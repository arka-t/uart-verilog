==> flow/design.v <==
`timescale 1ns/1ps
module uart_tx #(
    parameter integer DATA_BITS = 8
)(
    input  wire                  clk,
    input  wire                  rst,        
    input  wire                  baud_tick,  
    input  wire                  start,      
    input  wire [DATA_BITS-1:0]  data_in,    
    output reg                   tx_line,    
    output reg                   busy,       
    output reg                   done        
);
    localparam S_IDLE  = 2'd0;
    localparam S_START = 2'd1;
    localparam S_DATA  = 2'd2;
    localparam S_STOP  = 2'd3;
    reg [1:0] state;
    reg [DATA_BITS-1:0] shreg;    
    integer bit_idx;              
    always @(posedge clk) begin
        if (rst) begin
            state   <= S_IDLE;
            tx_line <= 1'b1;      
            busy    <= 1'b0;
            done    <= 1'b0;
            shreg   <= {DATA_BITS{1'b0}};
            bit_idx <= 0;
        end else begin
            done <= 1'b0;  
            case (state)
                S_IDLE: begin
                    tx_line <= 1'b1;
                    busy    <= 1'b0;
                    bit_idx <= 0;
                    if (start) begin
                        shreg   <= data_in;
                        busy    <= 1'b1;
                        state   <= S_START;
                    end
                end
                S_START: begin
                    tx_line <= 1'b0;
                    busy    <= 1'b1;
                    if (baud_tick) begin
                        state <= S_DATA;
                    end
                end
                S_DATA: begin
                    busy    <= 1'b1;
                    tx_line <= shreg[0];  
                    if (baud_tick) begin
                        shreg <= {1'b0, shreg[DATA_BITS-1:1]};
                        if (bit_idx == DATA_BITS-1) begin
                            state <= S_STOP;
                        end else begin
                            bit_idx <= bit_idx + 1;
                        end
                    end
                end
                S_STOP: begin
                    busy    <= 1'b1;
                    tx_line <= 1'b1;  
                    if (baud_tick) begin
                        state <= S_IDLE;
                        busy  <= 1'b0;
                        done  <= 1'b1;  
                    end
                end
                default: begin
                    state <= S_IDLE;
                end
            endcase
        end
    end
endmodule
======== From RTL to reports: uart_tx ========
The steps from the RTL of uart_tx to its reports follow in flow order.
Line numbers count from 1 in the design file above.
Cell names lack the library's common part.
The mark -- stands for no value.
inputs
  top module .............................. uart_tx
  clock input ............................. clk
  library ................................. sky130hd
  corner .................................. tt_025C_1v80

======== Elaborated design ========
Source: Yosys, flattened and elaborated, memories not mapped. Widths are those after wreduce. Registers that Yosys merges into a memory's read port (data or address) are not register bits. Print and check cells do not count. Equal cells are merged and count once.
bit counts
  word-level cells ........................ 44
  bits of input ports ..................... 12
  bits in registers ....................... 45
  memory bits (read-only) ................. 0
  clocked read ports x word width ......... 0
  bits in writable memories ............... 0
  memories kept ........................... 0
  output and inout bits ................... 3
  latch bits .............................. 0
cells by class
  $add $sub $neg .......................... 1
  eq/ne operators ......................... 10
  shifts and indexed selects .............. 0
  order comparisons ....................... 0
  reductions and logical operators ........ 9
  bitwise logic cells ..................... 1
  multipliers ............................. 0
  divide/modulo/power cells ............... 0
  mux-type cells .......................... 17
operators by type and width
  operator                                               number
  case mux 32 bit (select 2 bit)                         1
  2-to-1 mux 32 bit                                      2
  adder 32 x 2 -> 32 bit (second input constant)         1
  equality test 32 x 4 -> 1 bit (second input constant)  1
  case mux 8 bit (select 2 bit)                          1
  2-to-1 mux 8 bit                                       2
  inequality test 2 bit (second input constant)          6
  2-to-1 mux 2 bit                                       5
  case mux 2 bit (select 4 bit)                          1
  OR reduction 2 bit                                     3
  AND reduction 3 bit                                    2
  AND reduction 6 bit                                    1
  case mux 1 bit (select 3 bit)                          2
  equality test 2 bit (second input constant)            2
  nonzero test 4 bit                                     1
  2-to-1 mux 1 bit                                       3
  equality test 2 x 1 -> 1 bit (second input constant)   1
  zero test 2 bit                                        1
  nonzero test 2 bit                                     1
  NOT 1 bit                                              1

======== Longest topological paths ========
Depth = most cells in a row (Yosys ltp): at word level without a register or memory, in the mapped netlist without a sequential cell, where the memories' decode and read muxes count.
depth
  word-level depth ........................ 4
  ABC_AREA ................................ 0
  gate-level depth with buffers ........... 8
  gate-level depth less buffers ........... 6

======== Synthesis result ========
Yosys stat after the flow's synthesis: flattened, memories mapped to cells. It holds for the ABC_AREA given above (unset counts as 0); a run with the other value may have another netlist.
The area totals of this step are shown rounded.
synthesis totals
  cell count .............................. 285
  flip-flop cells ......................... 47
  buffer cells ............................ 16
  area of sequential cells ................ 940.9 µm²
  mapped area ............................. 2,470 µm²
cells by type
  cell type  number  total area (µm²)
  dfxtp_1    47      940.902
  nand2_1    24      90.086
  mux2i_1    8       80.077
  a21oi_1    15      75.072
  a31oi_1    12      75.072
  nand4_1    12      75.072
  nand3_1    14      70.067
  nor2_1     17      63.811
  or4_1      8       60.058
  a211oi_1   7       52.55
  o31ai_1    6       45.043
  nor4_1     7       43.792
  nand4_2    3       37.536
  o211ai_1   5       37.536
  buf_2      7       35.034
  buf_6      3       33.782
  nand2b_1   5       31.28
  inv_1      8       30.029
Not listed: further types 40, cells in them 77.

======== Worst setup path after synthesis ========
Path of least setup slack by OpenSTA after synthesis, without wires, with an ideal clock, recovery checks aside; 20% of the period is set as input and as output delay. Where synthesis merged equal registers, the netlist keeps one of their names.
timing post-synthesis
  kind .................................... register to register
  start ................................... register bit_idx[0]
  end ..................................... register bit_idx[0]
  required time ........................... 1,865 ps
  buffers on the path ..................... 1
  time at the first pin ................... 0 ps
  library setup time ...................... 65 ps
  clock period ............................ 1,930 ps
  stages .................................. 8
  delay of the path ....................... 1,917 ps
  setup slack ............................. 13 ps
  arrival ................................. 1,852 ps
  synthesis period reached ................ 1,917 ps
"delay of the path" = arrival - input delay + setup time.
"stages": output pins that drive a net of the path, with the launching flip-flop's if there is one; two outputs of one cell count as two.
"synthesis period reached" is the clock period less the worst setup slack; recovery checks do not enter. This is arithmetic on one report: input and output delays are still those of the set period (20% each).
Between the ends stands the longest chain of elaborated cells between them, by number of cells; it is not shown to be the way that was timed. Of several equally long chains one is given.
A line is the first line of the expression or statement that the cell stems from. Yosys adds cells for indexed reads and writes and turns some case tables into memories.
At most two assigning lines are given for a register; there are more.
on the way, post-synthesis
  path through ............................ dfxtp_1 -> ha_1 -> nor4bb_1 -> nand4_2 -> o21bai_4 -> buf_6 -> mux2_2 -> nor2_1
  length of the longest elaborated chain .. 4
  elaborated cells between the ends (all ways) .. 7
  source lines of those cells ............. 4
  classes of those cells .................. 1 x add/sub; 2 x eq/ne; 3 x mux; 1 x reduce/logical
ends and longest elaborated chain, post-synthesis
  what                            RTL line  RTL
  from (decl)                     20        integer bit_idx;
  from (assign)                   28        bit_idx <= 0;
  from (assign)                   57        bit_idx <= bit_idx + 1;
  adder 32 x 2 -> 32 bit          57
  2-to-1 mux 32 bit               54        if (bit_idx == DATA_BITS-1) begin
  2-to-1 mux 32 bit               52        if (baud_tick) begin
  case mux 32 bit (select 2 bit)  31        case (state)
  to (assign)                     28
  to (assign)                     57
  to (decl)                       20

======== Worst path after layout ========
Path of least setup slack in the final report of flow run B (OpenROAD, finished layout, wires in). Where an end is a register, its clock arrival counts in the times.
The report prints the path's times to 10 ps; the period is as set.
timing post-layout
  kind .................................... register to register
  start ................................... register bit_idx[19]
  end ..................................... register bit_idx[1]
  setup slack ............................. 90 ps
  time at the first pin ................... 310 ps
  buffers on the path ..................... 3
  arrival ................................. 2,130 ps
  stages .................................. 8
  library setup time ...................... 100 ps
  clock period ............................ 2,020 ps
  required time ........................... 2,220 ps
Between the ends stands the longest chain of elaborated cells between them, by number of cells; it is not shown to be the way that was timed. Of several equally long chains one is given.
At most two assigning lines are given for a register; there are more.
on the way, post-layout
  path through ............................ dfxtp_1 -> nor4_2 -> buf_4 -> nand4_1 -> buf_4 -> o21a_2 -> buf_4 -> a22o_1
  length of the longest elaborated chain .. 4
  elaborated cells between the ends (all ways) .. 6
  source lines of those cells ............. 3
  classes of those cells .................. 2 x eq/ne; 3 x mux; 1 x reduce/logical
ends and longest elaborated chain, post-layout
  what                            RTL line  RTL
  from (decl)                     20        integer bit_idx;
  from (assign)                   28        bit_idx <= 0;
  from (assign)                   57        bit_idx <= bit_idx + 1;
  equality test 32 x 4 -> 1 bit   54        if (bit_idx == DATA_BITS-1) begin
  2-to-1 mux 32 bit               54
  2-to-1 mux 32 bit               52        if (baud_tick) begin
  case mux 32 bit (select 2 bit)  31        case (state)
  to (assign)                     28
  to (assign)                     57
  to (decl)                       20

Hand-over note for uart_tx

Settings and measured results of 2 stored flow runs for module uart_tx (sky130hd), not sorted in any way. The constraints put input and output delay at 20% of the set period each and load the outputs with 0.01 pF.
"clock period reached" = clock period - worst setup slack. The figure is calculated, with input and output delays left at 20% of the set period.
"allowed time less slack (worst setup path)" means the part of the period allowed to the worst setup path (the constraints hold back 20% at inputs and 20% at outputs) less its slack; where the path has registers, the arrival times of their clocks count too.
"overall power" is the tool's figure for a default switching activity; nothing was simulated.
"allowed time less slack (worst setup path)" is given in steps of 10 ps.
Results are given in rounded form.

======== flow run A ========
==> flow/run.sh <==
#!/bin/bash
# the make line also repeats the synthesis and layout settings of config.mk as NAME=value (left out here)
make -C /OpenROAD-flow-scripts/flow DESIGN_CONFIG=/design/flow/config.mk WORK_HOME=/design/flow/orfs CLKGATE_MAP_FILE= finish
==> flow/config.mk <==
export PLATFORM = sky130hd
export DESIGN_NAME = uart_tx
export DESIGN_NICKNAME = uart_tx
export VERILOG_FILES = /design/flow/design.v
export SDC_FILE = /design/flow/constraint.sdc
export NUM_CORES = 4
export LEC_CHECK = 0
export ABC_AREA = 1
export CAP_MARGIN = 20
export CELL_PAD_IN_SITES_DETAIL_PLACEMENT = 1
export CELL_PAD_IN_SITES_GLOBAL_PLACEMENT = 3
export CORE_MARGIN = 4
export CORE_UTILIZATION = 66
export SLEW_MARGIN = 20
==> flow/constraint.sdc <==
create_clock -name core_clock -period 1.79 [get_ports {clk}]
set_input_delay 0.3580 -clock core_clock [delete_from_list [all_inputs] [get_ports {clk}]]
set_output_delay 0.3580 -clock core_clock [all_outputs]
set_load 0.01 [all_outputs]

-------- flow run A --------
  stopped before the end: placement reported GPL-0301

======== flow run B ========
==> flow/run.sh <==
#!/bin/bash
# the make line also repeats the synthesis and layout settings of config.mk as NAME=value (left out here)
make -C /OpenROAD-flow-scripts/flow DESIGN_CONFIG=/design/flow/config.mk WORK_HOME=/design/flow/orfs CLKGATE_MAP_FILE= finish
==> flow/config.mk <==
export PLATFORM = sky130hd
export DESIGN_NAME = uart_tx
export DESIGN_NICKNAME = uart_tx
export VERILOG_FILES = /design/flow/design.v
export SDC_FILE = /design/flow/constraint.sdc
export NUM_CORES = 4
export LEC_CHECK = 0
export CAP_MARGIN = 20
export CORE_MARGIN = 2
export CORE_UTILIZATION = 39
export SLEW_MARGIN = 20
==> flow/constraint.sdc <==
create_clock -name core_clock -period 2.02 [get_ports {clk}]
set_input_delay 0.4040 -clock core_clock [delete_from_list [all_inputs] [get_ports {clk}]]
set_output_delay 0.4040 -clock core_clock [all_outputs]
set_load 0.01 [all_outputs]

-------- measured, flow run B --------
  chip area in the Yosys report ........... 2,470 µm²
  overall die area ........................ 6,986 µm²
  standard-cell area after layout ......... 3,212 µm²
  utilization after routing ............... 53.3%
  smallest setup slack .................... 89 ps
  total negative slack .................... 0 ps
  post-route worst hold slack ............. 471 ps
  overall power ........................... 1,708 µW
  clock period reached .................... 1,931 ps
  allowed time less slack (worst setup path) .. 1,930 ps
  class of the worst setup path ........... register to register

End of note.
