==> flow/design.v <==
`timescale 1ns/1ps
module uart_rx_simple #(
    parameter integer DATA_BITS = 8
)(
    input  wire                 clk,
    input  wire                 rst,         
    input  wire                 baud_tick,   
    input  wire                 rx_line,     
    output reg  [DATA_BITS-1:0] data_out,    
    output reg                  valid        
);
    localparam S_IDLE  = 2'd0;
    localparam S_START = 2'd1;
    localparam S_DATA  = 2'd2;
    localparam S_STOP  = 2'd3;
    reg [1:0] state;
    integer bit_idx;
    reg [DATA_BITS-1:0] shreg;
    always @(posedge clk) begin
        if (rst) begin
            state    <= S_IDLE;
            bit_idx  <= 0;
            shreg    <= {DATA_BITS{1'b0}};
            data_out <= {DATA_BITS{1'b0}};
            valid    <= 1'b0;
        end else begin
            valid <= 1'b0;  
            case (state)
                S_IDLE: begin
                    bit_idx <= 0;
                    if (rx_line == 1'b0) begin
                        state <= S_START;
                    end
                end
                S_START: begin
                    if (baud_tick) begin
                        if (rx_line == 1'b0) begin
                            state   <= S_DATA;
                            bit_idx <= 0;
                        end else begin
                            state <= S_IDLE;
                        end
                    end
                end
                S_DATA: begin
                    if (baud_tick) begin
                        shreg[bit_idx] <= rx_line;
                        if (bit_idx == DATA_BITS-1) begin
                            state <= S_STOP;
                        end else begin
                            bit_idx <= bit_idx + 1;
                        end
                    end
                end
                S_STOP: begin
                    if (baud_tick) begin
                        if (rx_line == 1'b1) begin
                            data_out <= shreg;
                            valid    <= 1'b1;    
                        end
                        state <= S_IDLE;
                    end
                end
                default: state <= S_IDLE;
            endcase
        end
    end
endmodule
# Reports on uart_rx_simple
# The steps from the RTL of uart_rx_simple to its reports follow in flow order.
# Line numbers count from 1 in the design file above.
# Operators: Yosys type, input widths -> output width; for muxes data width and select width s.
# Library cell names are shortened.
# A cell with - has no value.
[design] top="uart_rx_simple" clock="clk" cell_library="sky130hd" pvt_corner="tt_025C_1v80"

# Word-level counts
# Yosys after proc, flatten, opt, wreduce and memory -nomap, before mapping. Memory bits, and registers merged into a memory's read port (data or address), are not among the register bits. Print and check cells are not counted. Equal cells are merged and count once.
[word_totals] reg_bits=51 in_bits=4 out_inout_bits=9 elab_cells=50
[op_classes] addsub=2 n_eq=11 shifts=2 mux=15 n_logic=6 n_reduce_logical=9
[ops] op="$mux 32" count=4
[ops] op="$pmux 32 s3" count=1
[ops] op="$shift 1x33->8" count=1
[ops] op="$shift 1x33->8 const A" count=1
[ops] op="$neg 32->33" count=1
[ops] op="$add 32x2->32 const B" count=1
[ops] op="$eq 32x4->1 const B" count=1
[ops] op="$mux 8" count=2
[ops] op="$ne 2x2->1 const B" count=7
[ops] op="$mux 2" count=6
[ops] op="$and 8x8->8" count=1
[ops] op="$or 8x8->8" count=1
[ops] op="$not 8->8" count=1
[ops] op="$pmux 2 s4" count=1
[ops] op="$reduce_or 3->1" count=2
[ops] op="$reduce_and 6->1" count=1
[ops] op="$reduce_and 5->1" count=1
[ops] op="$eq 2x2->1 const B" count=2
[ops] op="$reduce_bool 4->1" count=1
[ops] op="$not 1->1" count=3
[ops] op="$reduce_and 3->1" count=1
[ops] op="$reduce_bool 3->1" count=1
[ops] op="$eq 2x1->1 const B" count=1
[ops] op="$logic_not 2->1" count=1
[ops] op="$reduce_and 2->1" count=1
[ops] op="$mux 1" count=1

# Depth
# Depth = most cells in a row (Yosys ltp): at word level without a register or memory, in the mapped netlist without a sequential cell, where the memories' decode and read muxes count.
[logic_depth] ltp_word=7 abc_area=0 mapped_depth=15 ltp_nobuf=10

# After synthesis
# The flow's flattened synthesis, as Yosys stat reports it; memories are mapped. The netlist is that of the ABC_AREA named above (0 if unset); the other value can give another one.
[types] type="dfxtp_1" count=53 type_area_um2=1.06E+03
[types] type="xnor2_1" count=31 type_area_um2=271.51
[types] type="nor2_1" count=54 type_area_um2=202.694
[types] type="a21oi_1" count=37 type_area_um2=185.178
[types] type="nor3_1" count=37 type_area_um2=185.178
[types] type="nand2_1" count=43 type_area_um2=161.405
[types] type="clkbuf_1" count=39 type_area_um2=146.39
[types] type="nand4_1" count=22 type_area_um2=137.632
[types] type="o41ai_2" count=8 type_area_um2=130.125
[types] type="nand3_1" count=21 type_area_um2=105.101
[types] type="o21ai_0" count=18 type_area_um2=90.086
[types] type="nor4_1" count=14 type_area_um2=87.584
[types] type="or3_1" count=11 type_area_um2=68.816
[types] type="xor2_1" count=7 type_area_um2=61.309
[types] type="inv_1" count=14 type_area_um2=52.55
[types] type="buf_6" count=4 type_area_um2=45.043
[types] type="o31ai_1" count=6 type_area_um2=45.043
[types] type="and3_1" count=7 type_area_um2=43.792
# Other cell types: 44; their cells: 84.
[mapped] stdcells=510 area_mm2=0.0037686 seqArea_mm2=0.001061 ffs=53 buf_cells=52

# Timing after synthesis
# OpenSTA on the mapped netlist: ideal clock, no wires. The path of least setup slack (recovery checks aside). Input and output delay are each 20% of the period. Register names are those of the netlist, which keeps one name where synthesis merged equal registers.
[synth_path] kind="flip-flop to flip-flop" start="register bit_idx[0]" end="register shreg[0]" period_ns=4.1 setup_time_ns=0.132 launch_ns=0.000 arrival_time_ns=3.308 t_required_ns=3.968 slack_ns=0.659 delay_ns=3.440 path_stages=14 path_buffers=3 synth_period_reached_ns=3.441
# "delay_ns" is the arrival time less input delay plus setup time.
# "path_stages": output pins that drive a net of the path, with the launching flip-flop's if there is one; two outputs of one cell count as two.
# "synth_period_reached_ns" is the clock period less the worst setup slack; recovery checks do not enter. This is arithmetic on one report: input and output delays are still those of the set period (20% each).
# The rows between start and end are the longest chain of elaborated cells between them; the timing report does not say that the signal goes this way. Where chains are equally long, one stands for them.
# A line is the first line of the expression or statement that the cell stems from. Yosys adds cells for indexed reads and writes and turns some case tables into memories.
# At most two assigning lines are given for a register; there are more.
# Where a signal picks the word or bit written, the line may be left out of the assigning lines.
[synth_between] path_cell_list="dfxtp_1 clkbuf_1 inv_1 ha_1 or3b_2 buf_2 xnor2_1 or4_1 a2111oi_0 o2bb2ai_1 or3_1 buf_2 o41ai_2 a21oi_1" elab_chain_cells=7 cone_cells=8 lines_between=3 cone_classes="add/sub (1); shift (2); mux (2); logic (3)"
[synth_lines] item="start: declaration" line_no=17 source="integer bit_idx;"
[synth_lines] item="start: assignment" line_no=22 source="bit_idx  <= 0;"
[synth_lines] item="start: assignment" line_no=51 source="bit_idx <= bit_idx + 1;"
[synth_lines] item="$neg 32->33" line_no=47 source="shreg[bit_idx] <= rx_line;"
[synth_lines] item="$shift 1x33->8" line_no=47
[synth_lines] item="$not 8->8" line_no=47
[synth_lines] item="$and 8x8->8" line_no=47
[synth_lines] item="$or 8x8->8" line_no=47
[synth_lines] item="$mux 8" line_no=46 source="if (baud_tick) begin"
[synth_lines] item="$mux 8" line_no=28 source="case (state)"
[synth_lines] item="end: assignment" line_no=23 source="shreg    <= {DATA_BITS{1'b0}};"
[synth_lines] item="end: declaration" line_no=18 source="reg [DATA_BITS-1:0] shreg;"

# Timing after layout
# Path of least setup slack in the final report of stored run 1 (OpenROAD, finished layout, wires in). Where an end is a register, its clock arrival counts in the times.
[layout_path] kind="flip-flop to flip-flop" start="register bit_idx[0]" end="register shreg[1]" period_ns=4.46 setup_time_ns=0.14 launch_ns=0.30 arrival_time_ns=3.67 t_required_ns=4.63 slack_ns=0.96 path_stages=12 path_buffers=1
# The rows between start and end are the longest chain of elaborated cells between them; the timing report does not say that the signal goes this way. Where chains are equally long, one stands for them.
# At most two assigning lines are given for a register; there are more.
# Where a signal picks the word or bit written, the line may be left out of the assigning lines.
[layout_between] path_cell_list="dfxtp_1 inv_1 ha_1 buf_4 nor3b_4 xnor2_4 mux2i_1 nor3b_1 o311ai_1 or3_1 o41ai_2 a21oi_1" elab_chain_cells=7 cone_cells=8 lines_between=3 cone_classes="add/sub (1); shift (2); mux (2); logic (3)"
[layout_lines] item="start: declaration" line_no=17 source="integer bit_idx;"
[layout_lines] item="start: assignment" line_no=22 source="bit_idx  <= 0;"
[layout_lines] item="start: assignment" line_no=51 source="bit_idx <= bit_idx + 1;"
[layout_lines] item="$neg 32->33" line_no=47 source="shreg[bit_idx] <= rx_line;"
[layout_lines] item="$shift 1x33->8" line_no=47
[layout_lines] item="$not 8->8" line_no=47
[layout_lines] item="$and 8x8->8" line_no=47
[layout_lines] item="$or 8x8->8" line_no=47
[layout_lines] item="$mux 8" line_no=46 source="if (baud_tick) begin"
[layout_lines] item="$mux 8" line_no=28 source="case (state)"
[layout_lines] item="end: assignment" line_no=23 source="shreg    <= {DATA_BITS{1'b0}};"
[layout_lines] item="end: declaration" line_no=18 source="reg [DATA_BITS-1:0] shreg;"

# 2 stored runs of uart_rx_simple in the flow (synthesis by Yosys, layout by OpenROAD, sky130hd cells), in arbitrary order. Constraints: input delay and output delay 20% of the set period each, output load 0.01 pF.
# "achievedPeriod_ns" = clock period - worst setup slack. The figure is calculated, with input and output delays left at 20% of the set period.
# By "worst_path_time_ns" is meant the share of the clock period that the worst setup path is allowed (20% is reserved at inputs, 20% at outputs), minus its slack. Clock arrival times at its registers enter into it.
# "final_power_mw": no workload was simulated; the value follows from the tool's default switching activity.
run="stored run 1" settings period_ns=4.46 CORE_UTILIZATION=53 SETUP_SLACK_MARGIN=0.79 PLACE_DENSITY=0.65 HOLD_SLACK_MARGIN=0.08 CORE_ASPECT_RATIO=1.29 TNS_END_PERCENT=85 CTS_CLUSTER_SIZE=26 MIN_ROUTING_LAYER="met1" CAP_MARGIN=20 CORE_MARGIN=2 SLEW_MARGIN=20
run="stored run 1" results design.die.area_mm2=0.0078069 synth_area_mm2=0.0037686 finalUtil_pct=59.4 achievedPeriod_ns=3.505 timing.setup.tns_ns=0.000 final_power_mw=0.9051 setup_worst_slack_ns=0.955 finalCellArea_mm2=0.0040439 hold_ws_ns=0.457 worst_path_time_ns=3.50 critical_path_type="flip-flop to flip-flop"
run="stored run 2" settings period_ns=3.59 SETUP_SLACK_MARGIN=0.41 CAP_MARGIN=20 CORE_MARGIN=2 CORE_UTILIZATION=40 SLEW_MARGIN=20
run="stored run 2" results design.die.area_mm2=0.0102141 synth_area_mm2=0.0037686 finalUtil_pct=47.8 achievedPeriod_ns=3.096 timing.setup.tns_ns=0.000 final_power_mw=1.084 setup_worst_slack_ns=0.494 finalCellArea_mm2=0.004393 hold_ws_ns=0.460 worst_path_time_ns=3.10 critical_path_type="flip-flop to flip-flop"
